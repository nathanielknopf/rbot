==> flow/design.v <==
`timescale 1ns / 1ps
module clock_100hz #(parameter CLOCK_PERIOD=124999)
    (input reset,
    input clock,
    output reg slow_clock
    );
    reg [16:0] count = 0;
    always @(posedge clock)begin
        if (reset) begin
            count <= 0;
            slow_clock <= 0;
        end else begin
            if (count == CLOCK_PERIOD)begin
                count <= 0;
                slow_clock <= !slow_clock;
            end else begin
                count <= count + 1;
            end
        end
    end
endmodule
`timescale 1ns / 1ps
module move_to_step(
    input clock,
    input reset,
    input disable_steppers,
    input [3:0] next_move,
    input move_start,
    output move_done,
    output dir_pin,
    output step_pin,
    output [5:0] en_pins
    );
    localparam QUARTER_TURN = 51;
    localparam HALF_TURN = 100;
    localparam FULL_TURN = 200;
    localparam RIGHT = 0;
    localparam UP = 1;
    localparam FRONT = 2;
    localparam LEFT = 3;
    localparam BACK = 4;
    localparam DOWN = 5;
    localparam R = 4'd2;
    localparam Ri = 4'd3;
    localparam U = 4'd4;
    localparam Ui = 4'd5;
    localparam F = 4'd6;
    localparam Fi = 4'd7;
    localparam L = 4'd8;
    localparam Li = 4'd9;
    localparam B = 4'd10;
    localparam Bi = 4'd11;
    localparam D = 4'd12;
    localparam Di = 4'd13;
    localparam CLOCK_100HZ = 124999;
    localparam CLOCK_200HZ = 62499;
    localparam CLOCK_400HZ = 31249;
    localparam CLOCK_450HZ = 27777;
    localparam CLOCK_500HZ = 24999;
    localparam CLOCK_600HZ = 20832;
    localparam CLOCK_800HZ = 15624;
    localparam BETWEEN_STEP_DELAY = 25;
    wire step_clock;
    clock_100hz #(.CLOCK_PERIOD(CLOCK_100HZ)) local_clock(.reset(move_start), .clock(clock), .slow_clock(step_clock));
    assign step_pin = step_clock;
    wire dir;
    assign dir_pin = !next_move[0];
    wire [5:0] start;
    assign start[RIGHT] = (next_move[3:1] == R[3:1]) & move_start & !reset & !disable_steppers;
    assign start[UP] = (next_move[3:1] == U[3:1]) & move_start & !reset & !disable_steppers;
    assign start[FRONT] = (next_move[3:1] == F[3:1]) & move_start & !reset & !disable_steppers;
    assign start[LEFT] = (next_move[3:1] == L[3:1]) & move_start & !reset & !disable_steppers;
    assign start[BACK] = (next_move[3:1] == B[3:1]) & move_start & !reset & !disable_steppers;
    assign start[DOWN] = (next_move[3:1] == D[3:1]) & move_start & !reset & !disable_steppers;
    wire [5:0] done;
    assign move_done = &done;  
    stepper_driver #(.END_MOVE_DELAY(BETWEEN_STEP_DELAY)) up_stepper(.clock(clock), .step_clock(step_clock), .start(start[UP]), .steps(QUARTER_TURN), .en_out(en_pins[UP]), .done(done[UP]));
    stepper_driver #(.END_MOVE_DELAY(BETWEEN_STEP_DELAY)) down_stepper(.clock(clock), .step_clock(step_clock), .start(start[DOWN]), .steps(QUARTER_TURN), .en_out(en_pins[DOWN]), .done(done[DOWN]));
    stepper_driver #(.END_MOVE_DELAY(BETWEEN_STEP_DELAY)) right_stepper(.clock(clock), .step_clock(step_clock), .start(start[RIGHT]), .steps(QUARTER_TURN), .en_out(en_pins[RIGHT]), .done(done[RIGHT]));
    stepper_driver #(.END_MOVE_DELAY(BETWEEN_STEP_DELAY)) left_stepper(.clock(clock), .step_clock(step_clock), .start(start[LEFT]), .steps(QUARTER_TURN), .en_out(en_pins[LEFT]), .done(done[LEFT]));
    stepper_driver #(.END_MOVE_DELAY(BETWEEN_STEP_DELAY)) front_stepper(.clock(clock), .step_clock(step_clock), .start(start[FRONT]), .steps(QUARTER_TURN), .en_out(en_pins[FRONT]), .done(done[FRONT]));
    stepper_driver #(.END_MOVE_DELAY(BETWEEN_STEP_DELAY)) back_stepper(.clock(clock), .step_clock(step_clock), .start(start[BACK]), .steps(QUARTER_TURN), .en_out(en_pins[BACK]), .done(done[BACK]));
endmodule
`timescale 1ns / 1ps
module stepper_driver #(parameter END_MOVE_DELAY=400)
    (input clock,
    input step_clock,
    input start,
    input [7:0] steps,
    output reg en_out=1,
    output reg done
    );
    reg [8:0] steps_left = 0;
    reg prev_step_clock = 0;
    always @(posedge clock)begin
        prev_step_clock <= step_clock;
        if (start)begin
            steps_left <= steps + END_MOVE_DELAY + 1;  
            done <= 0;
            en_out <= 0;
        end else if (steps_left == END_MOVE_DELAY)begin
            en_out <= 1;
            steps_left <= steps_left - 1;
        end else if (steps_left == 0)begin
            done <= 1;
        end else if (step_clock & !prev_step_clock)begin
            steps_left <= steps_left - 1;
        end
    end
endmodule
From RTL to reports: move_to_step
What the tools print for move_to_step, step after step.
Line numbers count from 1 in the design file above.
Operators: Yosys type, input widths -> output width; for muxes data width and select width s.
Library cell names are shortened.
The mark n/a stands for no value.
- top: move_to_step
- clock input: clock
- library: sky130hd
- corner: tt_025C_1v80

Elaborated design
Source: Yosys, flattened and elaborated, memories not mapped. Widths are those after wreduce. Registers that Yosys merges into a memory's read port (data or address) are not register bits. Print and check cells do not count. Equal cells are merged and count once.
- register bits at 85
- bits of input ports: 8
- noted output and inout port bits: 9
- cells after elaboration at 121
- noted add/subtract/negate cells: 7
- eq/ne operators: 19
- noted multiplexer cells: 18
- bitwise gates (word level): 25
- noted reduce/logical cells: 31
- operator list (kind ; count):
    $mux 9 ; 18
    $sub 9x1->9 const B ; 6
    $eq 9x5->1 const B ; 6
    $logic_not 9->1 ; 6
    $reduce_and 2->1 ; 12
    $and 1x1->1 ; 19
    $add 17x1->17 const B ; 1
    $eq 17x17->1 const B ; 1
    $ne 2x1->1 const B ; 6
    $reduce_bool 2->1 ; 6
    $eq 3x3->1 const B ; 3
    $not 1->1 ; 6
    $eq 3x2->1 const B ; 2
    $reduce_and 6->1 ; 1
    $logic_not 1->1 ; 5
    $eq 3x1->1 const B ; 1
    $reduce_or 2->1 ; 1

Longest topological paths
Depth = most cells in a row (Yosys ltp): at word level without a register or memory, in the mapped netlist without a sequential cell, where the memories' decode and read muxes count.
- noted depth after elaboration: 5
- noted ABC_AREA: 0
- noted mapped depth: 7
- gate-level depth less buffers at 6

After synthesis
Source: synth_stat.txt of the flow (Yosys; design flattened, memories mapped). It holds for the ABC_AREA given above (unset counts as 0); a run with the other value may have another netlist.
- standard cells after synthesis at 503
- synthesis area: 4237.8 um^2
- noted sequential area: 1701.6 um^2
- noted mapped flip-flops: 85
- buffers: 19
- cells by type (cell ; count ; total area (um^2)):
    dfxtp_1 ; 85 ; 1.7E+03
    nor2_1 ; 57 ; 213.955
    ha_1 ; 14 ; 175.168
    a21oi_1 ; 30 ; 150.144
    xnor2_1 ; 14 ; 122.618
    o21ai_0 ; 23 ; 115.11
    inv_1 ; 30 ; 112.608
    nand2_1 ; 27 ; 101.347
    or4_1 ; 13 ; 97.594
    nor4_1 ; 15 ; 93.84
    or3_1 ; 14 ; 87.584
    nand3_1 ; 17 ; 85.082
    nor3_1 ; 17 ; 85.082
    mux2i_1 ; 7 ; 70.067
    and3_1 ; 11 ; 68.816
    nand4_1 ; 11 ; 68.816
    nand2b_1 ; 10 ; 62.56
    nand4b_1 ; 6 ; 52.55
Not listed: further types 31, cells in them 102.
By module: a second synthesis without flattening, with its own total; a netlist apart from the flattened one above.
- cell total of the unflattened synthesis at 521
- area total of the unflattened synthesis: 5381.4 um^2
Each row is one instance without its submodules.
- by module (module ; instances ; cells ; area (um^2) ; seq. area (um^2)):
    stepper_driver (END_MOVE_DELAY=25) ; 6 ; 68 ; 735.7 ; 330.3
    clock_100hz (CLOCK_PERIOD=124999) ; 1 ; 97 ; 857.1 ; 360.3
    move_to_step ; 1 ; 16 ; 110.1 ; 0.0

Path before layout
Source: OpenSTA report_checks on the synthesized netlist (no wires, ideal clock, input and output delay 20% of the period each), path of least setup slack; recovery checks are left aside. Register names are those of the netlist, which keeps one name where synthesis merged equal registers.
- path type: register to register
- from: register down_stepper.steps_left[0]
- to: register down_stepper.steps_left[3]
- noted clock period: 2200 ps
- library setup time at 74 ps
- time at the first pin: 0 ps
- data arrival time at 1861 ps
- data required time at 2126 ps
- setup slack: 265 ps
- path delay: 1935 ps
- stages: 8
- buffers on the path: 1
- synthesis period reached: 1935 ps
"path delay" = arrival - input delay + setup time.
"stages" counts driving pins, that of a launching flip-flop among them; a cell with two outputs on the path counts twice.
"synthesis period reached" = period - worst setup slack (recovery checks aside). The figure is calculated, with input and output delays left at 20% of the set period.
Between the ends stands the longest chain of elaborated cells between them, by number of cells; it is not shown to be the way that was timed. Of several equally long chains one is given.
A line is the first line of the expression or statement that the cell stems from. Yosys adds cells for indexed reads and writes and turns some case tables into memories.
A register here has more assigning lines than the two given.
- cells stage by stage: dfxtp_1 inv_1 ha_1 or4b_2 or2_2 clkbuf_1 and4_1 o21ai_0
- cells in the longest elaborated chain at 4
- elaborated cells between the ends (all ways): 9
- classes of those cells: add/sub (1); eq/ne (2); mux (3); reduce/logical (3)
- ends and longest elaborated chain, after synthesis (item ; RTL line ; RTL):
    start, declared ; 93 ; reg [8:0] steps_left = 0;
    start, assigned ; 98 ; steps_left <= steps + END_MOVE_DELAY + 1;
    start, assigned ; 103 ; steps_left <= steps_left - 1;
    $sub 9x1->9 ; 107 ; steps_left <= steps_left - 1;
    $mux 9 ; 106 ; end else if (step_clock & !prev_step_clock)begin
    $mux 9 ; 104 ; end else if (steps_left == 0)begin
    $mux 9 ; 101 ; end else if (steps_left == END_MOVE_DELAY)begin
    end, assigned ; 98 ;
    end, assigned ; 103 ;
    end, declared ; 93 ;

Worst path after layout
From the final timing report of run 1: the path of least setup slack in the routed layout; clock arrival at registers is part of the times.
The report prints the path's times to 10 ps; the period is as set.
- path type: register to register
- from: register up_stepper.steps_left[8]
- to: register up_stepper.steps_left[4]
- noted clock period: 1590 ps
- library setup time at 110 ps
- time at the first pin: 340 ps
- data arrival time at 2030 ps
- data required time at 1820 ps
- setup slack: -210 ps
- stages: 5
- buffers on the path: 0
Between the ends stands the longest chain of elaborated cells between them, by number of cells; it is not shown to be the way that was timed. Of several equally long chains one is given.
A register here has more assigning lines than the two given.
- cells stage by stage: dfxtp_2 or4_4 o21a_1 or4_4 mux2i_1
- cells in the longest elaborated chain at 3
- elaborated cells between the ends (all ways): 7
- noted source lines of those cells: 2
- classes of those cells: eq/ne (2); mux (2); reduce/logical (3)
- ends and longest elaborated chain, post-layout (item ; RTL line ; RTL):
    start, declared ; 93 ; reg [8:0] steps_left = 0;
    start, assigned ; 98 ; steps_left <= steps + END_MOVE_DELAY + 1;
    start, assigned ; 103 ; steps_left <= steps_left - 1;
    $logic_not 9->1 ; 104 ; end else if (steps_left == 0)begin
    $mux 9 ; 104 ;
    $mux 9 ; 101 ; end else if (steps_left == END_MOVE_DELAY)begin
    end, assigned ; 98 ;
    end, assigned ; 103 ;
    end, declared ; 93 ;

Memo
Re: implementation data of move_to_step

Top module move_to_step; platform sky130hd; tools Yosys and OpenROAD; 2 stored runs in no particular order. Input and output delays are each 20% of the period that was set; the output load is 0.01 pF.
"period reached": clock period set for the run, less the worst setup slack. It is reckoned from that one timing run; input and output delays stay at 20% of the period that was set.

Run 1
Settings were period_ns = 1.59; CORE_UTILIZATION = 50; PLACE_DENSITY = 0.69; CORE_ASPECT_RATIO = 1.49; CORE_MARGIN = 2; CTS_CLUSTER_DIAMETER = 398; SLEW_MARGIN = 10; MAX_ROUTING_LAYER = met5; CAP_MARGIN = 20
- area of the synthesized netlist: 4237.8 um^2
- overall die area: 9242.5 um^2
- standard-cell area of the final layout: 6596.3 um^2
- worst slack on setup checks at -210 ps
- sum of negative setup slack at -1636 ps
- smallest hold slack at 434 ps
- period reached: 1800 ps

Run 2
Settings were period_ns = 2.28; CAP_MARGIN = 20; CORE_MARGIN = 2; CORE_UTILIZATION = 40; SLEW_MARGIN = 20
- area of the synthesized netlist: 4237.8 um^2
- overall die area: 11434.0 um^2
- standard-cell area of the final layout: 4763.3 um^2
- worst slack on setup checks at 181 ps
- sum of negative setup slack at 0 ps
- smallest hold slack at 409 ps
- period reached: 2099 ps
